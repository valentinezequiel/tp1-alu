==> flow/design.v <==
module alu 
  #(parameter NB_DATA = 6,    
                NB_OP = 6)      
    (
    input  signed [NB_DATA-1:0] i_data_a,    
    input  signed [NB_DATA-1:0] i_data_b,    
    input  [NB_OP-1:0] i_op,               
    output reg signed [NB_DATA:0] o_res  
    );
    localparam [NB_OP-1:0] 
        ADD     = 6'b100000,
        SUB     = 6'b100010,
        AND_OP  = 6'b100100,
        OR_OP   = 6'b100101,
        XOR_OP  = 6'b100110,
        NOR_OP  = 6'b100111,
        SRA     = 6'b000011,  
        SRL     = 6'b000010;  
	always @(*) begin
        case (i_op)
            ADD:    o_res = i_data_a + i_data_b;       
            SUB:    o_res = i_data_a - i_data_b;       
            AND_OP: o_res = i_data_a & i_data_b;       
            OR_OP:  o_res = i_data_a | i_data_b;       
            XOR_OP: o_res = i_data_a ^ i_data_b;       
            NOR_OP: o_res = ~(i_data_a | i_data_b);    
            SRA:    o_res = i_data_a >>> i_data_b;     
            SRL:    o_res = i_data_a >> i_data_b;      
            default: o_res = {{NB_DATA}{1'b0}};        
        endcase
    end
endmodule
module top
  #(parameter NB_DATA = 6,    
                NB_OP = 6)     
    (
    input  [NB_DATA-1:0] i_sw,  
    input  button1,                 
    input  button2,                 
    input  button3,                 
    input  i_clk,                   
    output wire [NB_DATA:0] o_led     
    );
    reg [NB_DATA-1:0] i_data_a;
    reg [NB_DATA-1:0] i_data_b;
    reg [NB_OP-1:0] i_op;
    reg button1_r, button2_r, button3_r;
    alu #(.NB_DATA(NB_DATA), .NB_OP(NB_OP)) my_alu (
        .i_data_a(i_data_a),    
        .i_data_b(i_data_b),    
        .i_op(i_op),        
        .o_res(o_led)      
    );
    always @(posedge i_clk) begin
        button1_r <= button1;
        button2_r <= button2;
        button3_r <= button3;
        if (button1 && !button1_r) begin
            i_data_a <= i_sw;  
        end
        if (button2 && !button2_r) begin
            i_data_b <= i_sw;
        end
        if (button3 && !button3_r) begin
            i_op <= i_sw;
        end
    end
endmodule
======== From RTL to reports: top ========
What the tools print for top, step after step.
Lines are those of the file above, counted from 1.
Operators carry their Yosys type and port widths (W data, S select, Z words).
Cell names lack the library's common part.
A cell with n/a has no value.
inputs
  top ..................................... top
  clock input ............................. i_clk
  standard-cell library ................... sky130hd
  timing corner ........................... tt_025C_1v80

======== After elaboration ========
Counts by Yosys on the flattened word-level netlist (proc, flatten, opt, wreduce; memories kept). Register bits leave out memories and registers merged into their read ports (data or address); mux counts leave out enables and synchronous resets folded into registers. Print and check cells are left out. Cells with the same type and inputs are merged into one.
bit counts
  output and inout port bits .............. 7
  bits of input ports ..................... 10
  word-level cells ........................ 29
  bits in registers ....................... 21
operators by class
  add/sub/neg operators ................... 2
  reduce/logical cells .................... 6
  multiplexer cells ....................... 1
  shift-type cells ........................ 2
  eq/ne operators ......................... 8
  bitwise logic cells ..................... 4
operator list
  kind                  number
  $pmux W7 S8           1
  $eq A6 B6 Y1 const B  6
  $eq A6 B2 Y1 const B  2
  $add A6 B6 Y7         1
  $sub A6 B6 Y7         1
  $shr A6 B6 Y7         1
  $sshr A6 B6 Y7        1
  $not A7 Y7            1
  $and A6 B6 Y6         1
  $or A6 B6 Y6          1
  $xor A6 B6 Y6         1
  $logic_and A1 B1 Y1   3
  $logic_not A1 Y1      3

======== Longest topological paths ========
Longest topological path by Yosys (ltp), each cell counted once; first at word level (registers and memories cut), then after technology mapping (sequential cells cut; the memories' decode and read muxes count).
depth
  depth after elaboration ................. 3
  ABC_AREA ................................ 0
  gate-level depth with buffers ........... 12
  depth with buffers taken out ............ 10

======== Netlist ========
The flow's flattened synthesis, as Yosys stat reports it; memories are mapped. The netlist is that of the ABC_AREA named above (0 if unset); the other value can give another one.
cells by type
  type      number  area in all (sq um)
  edfxtp_1  18      540.518
  ha_1      19      237.728
  xnor2_1   9       78.826
  mux2i_1   7       70.067
  dfxtp_1   3       60.058
  nor2_1    16      60.058
  a21oi_1   11      55.053
  inv_1     13      48.797
  a211oi_1  6       45.043
  a31oi_1   7       43.792
  nor2b_1   7       43.792
  nor3_1    8       40.038
  o21ai_0   8       40.038
  buf_2     7       35.034
  nand2_1   7       26.275
  xor2_1    3       26.275
  nand3_1   5       25.024
  nor4b_4   1       23.773
Not listed: further types 32, cells in them 45.
mapped netlist
  sequential area ......................... 600.6 sq um
  standard cells after synthesis .......... 200
  chip area (Yosys) ....................... 1874.3 sq um
  buffers ................................. 11
  flip-flop cells ......................... 21
The figures by module come from a second, unflattened synthesis with its own total; it is not the netlist above.
second synthesis, totals
  cells (unflattened synthesis) ........... 200
  area total of the unflattened synthesis .. 1899.3 sq um
Rows give one instance, submodules left out.
by module
  module  area (sq um)  seq. area (sq um)  instances  cells
  alu     1257.5        0.0                1          176
  top     641.9         600.6              1          24

======== Path before layout ========
OpenSTA on the mapped netlist: ideal clock, no wires. The path of least setup slack (recovery checks aside). Input and output delay are each 20% of the period. Register names are those of the netlist, which keeps one name where synthesis merged equal registers.
timing after synthesis
  path type ............................... register to output
  from .................................... reg i_op[0]
  to ...................................... out o_led[5]
  slack ................................... 0.316 ns
  buffers on the path ..................... 1
  time at the first pin ................... 0.000 ns
  clock period ............................ 3.82 ns
  data required time ...................... 3.056 ns
  external output delay ................... 0.764 ns
  path delay .............................. 2.740 ns
  stages .................................. 11
  arrival ................................. 2.740 ns
  synthesis period reached ................ 3.504 ns
"path delay" is the arrival time less input delay plus setup time.
At an output port there is no setup time.
"stages" counts driving pins, that of a launching flip-flop among them; a cell with two outputs on the path counts twice.
"synthesis period reached" is the clock period less the worst setup slack; recovery checks do not enter. This is arithmetic on one report: input and output delays are still those of the set period (20% each).
Between the ends stands the longest chain of elaborated cells between them, by number of cells; it is not shown to be the way that was timed. Of several equally long chains one is given.
A line is the first line of the expression or statement that the cell stems from. Yosys adds cells for indexed reads and writes and turns some case tables into memories.
on the way, after synthesis
  cell sequence ........................... edfxtp_1 -> nor4b_4 -> and2_1 -> buf_2 -> mux2i_1 -> ha_1 -> nor2b_1 -> o31a_1 -> o21a_1 -> o21a_1 -> o31ai_1
  length of the longest elaborated chain .. 2
  elaborated cells between the ends (all ways) .. 9
  RTL lines with such cells ............... 1
  those cells by class .................... eq/ne (8); mux (1)
ends and longest elaborated chain, after synthesis
  item           line  text
  from (decl)    46    reg [NB_OP-1:0] i_op;
  from (assign)  65    i_op <= i_sw;
  $eq A6 B2 Y1   20    case (i_op)
  $pmux W7 S8    20
  to (decl)      42    output wire [NB_DATA:0] o_led

======== Timing after layout ========
Path of least setup slack in the final report of run 1 (OpenROAD, finished layout, wires in). Where an end is a register, its clock arrival counts in the times.
timing after layout
  path type ............................... register to output
  from .................................... reg i_op[4]
  to ...................................... out o_led[4]
  time at the first pin ................... 0.26 ns
  buffers on the path ..................... 2
  slack ................................... -0.34 ns
  arrival ................................. 2.85 ns
  external output delay ................... 0.63 ns
  stages .................................. 11
  clock period ............................ 3.14 ns
  data required time ...................... 2.51 ns
Between the ends stands the longest chain of elaborated cells between them, by number of cells; it is not shown to be the way that was timed. Of several equally long chains one is given.
on the way, after layout
  cell sequence ........................... edfxtp_1 -> nor4b_4 -> and2_4 -> mux2i_4 -> buf_4 -> fa_2 -> a21o_1 -> a211oi_2 -> nor3_1 -> or3_1 -> buf_2
  length of the longest elaborated chain .. 2
  elaborated cells between the ends (all ways) .. 9
  RTL lines with such cells ............... 1
  those cells by class .................... eq/ne (8); mux (1)
ends and longest elaborated chain, after layout
  item           line  text
  from (decl)    46    reg [NB_OP-1:0] i_op;
  from (assign)  65    i_op <= i_sw;
  $eq A6 B2 Y1   20    case (i_op)
  $pmux W7 S8    20
  to (decl)      42    output wire [NB_DATA:0] o_led

FLOW RESULTS
============

Measured data: module top, platform sky130hd, 2 stored runs of the flow under differing settings, order arbitrary. Input and output delays are each 20% of the period that was set; the output load is 0.01 pF.
"achieved clock period (ns)" = clock period - worst setup slack. The figure is calculated, with input and output delays left at 20% of the set period.
"worst setup path time (ns)" is the time allowed to the run's worst setup path (the clock period less input and output delay, where it has them) less its slack. Clock arrival times count: a late capture clock shortens it, a late launch clock lengthens it.
By "finish__power__total" is meant OpenSTA's value without simulated activity: inputs other than the clock are taken to toggle once in ten clock periods, and the tool carries that through the logic.

Flow files of run 1
==> flow/run.sh <==
#!/bin/bash
# the make line also repeats the synthesis and layout settings of config.mk as NAME=value (left out here)
make -C /OpenROAD-flow-scripts/flow DESIGN_CONFIG=/design/flow/config.mk WORK_HOME=/design/flow/orfs CLKGATE_MAP_FILE= finish
==> flow/config.mk <==
export PLATFORM = sky130hd
export DESIGN_NAME = top
export DESIGN_NICKNAME = top
export VERILOG_FILES = /design/flow/design.v
export SDC_FILE = /design/flow/constraint.sdc
export NUM_CORES = 4
export LEC_CHECK = 0
export CAP_MARGIN = 20
export CELL_PAD_IN_SITES_GLOBAL_PLACEMENT = 1
export CORE_ASPECT_RATIO = 0.85
export CORE_MARGIN = 2
export CORE_UTILIZATION = 42
export CTS_CLUSTER_SIZE = 52
export HOLD_SLACK_MARGIN = 0.18
export MAX_ROUTING_LAYER = met5
export MIN_ROUTING_LAYER = met2
export PLACE_DENSITY_LB_ADDON = 0.18
export SETUP_SLACK_MARGIN = -0.08
export SLEW_MARGIN = 20
export TNS_END_PERCENT = 70
==> flow/constraint.sdc <==
create_clock -name core_clock -period 3.14 [get_ports {i_clk}]
set_input_delay 0.6280 -clock core_clock [delete_from_list [all_inputs] [get_ports {i_clk}]]
set_output_delay 0.6280 -clock core_clock [all_outputs]
set_load 0.01 [all_outputs]

report of run 1
yosys chip area after synthesis (um^2): 1874.3
finish__design__die__area: 5014.7
finish__design__instance__area__stdcell: 2499.9
finish__design__instance__utilization: 0.5822
finish__timing__setup__ws: -0.343
finish__timing__setup__tns: -1.390
finish__timing__hold__ws: 0.638
finish__power__total: 7.218e-04
achieved clock period (ns): 3.483
worst setup path time (ns): 2.85
worst setup path kind: register to output

Flow files of run 2
==> flow/run.sh <==
#!/bin/bash
# the make line also repeats the synthesis and layout settings of config.mk as NAME=value (left out here)
make -C /OpenROAD-flow-scripts/flow DESIGN_CONFIG=/design/flow/config.mk WORK_HOME=/design/flow/orfs CLKGATE_MAP_FILE= finish
==> flow/config.mk <==
export PLATFORM = sky130hd
export DESIGN_NAME = top
export DESIGN_NICKNAME = top
export VERILOG_FILES = /design/flow/design.v
export SDC_FILE = /design/flow/constraint.sdc
export NUM_CORES = 4
export LEC_CHECK = 0
export ABC_AREA = 0
export CAP_MARGIN = 35
export CELL_PAD_IN_SITES_GLOBAL_PLACEMENT = 2
export CORE_MARGIN = 2
export CORE_UTILIZATION = 25
export CTS_CLUSTER_DIAMETER = 25
export CTS_CLUSTER_SIZE = 60
export GPL_ROUTABILITY_DRIVEN = 0
export SETUP_SLACK_MARGIN = 0.26
export SLEW_MARGIN = 10
==> flow/constraint.sdc <==
create_clock -name core_clock -period 3.15 [get_ports {i_clk}]
set_input_delay 0.6300 -clock core_clock [delete_from_list [all_inputs] [get_ports {i_clk}]]
set_output_delay 0.6300 -clock core_clock [all_outputs]
set_load 0.01 [all_outputs]

report of run 2
yosys chip area after synthesis (um^2): 1874.3
finish__design__die__area: 8205.6
finish__design__instance__area__stdcell: 2652.5
finish__design__instance__utilization: 0.3657
finish__timing__setup__ws: -0.260
finish__timing__setup__tns: -0.763
finish__timing__hold__ws: 0.609
finish__power__total: 7.031e-04
achieved clock period (ns): 3.410
worst setup path time (ns): 2.78
worst setup path kind: register to output
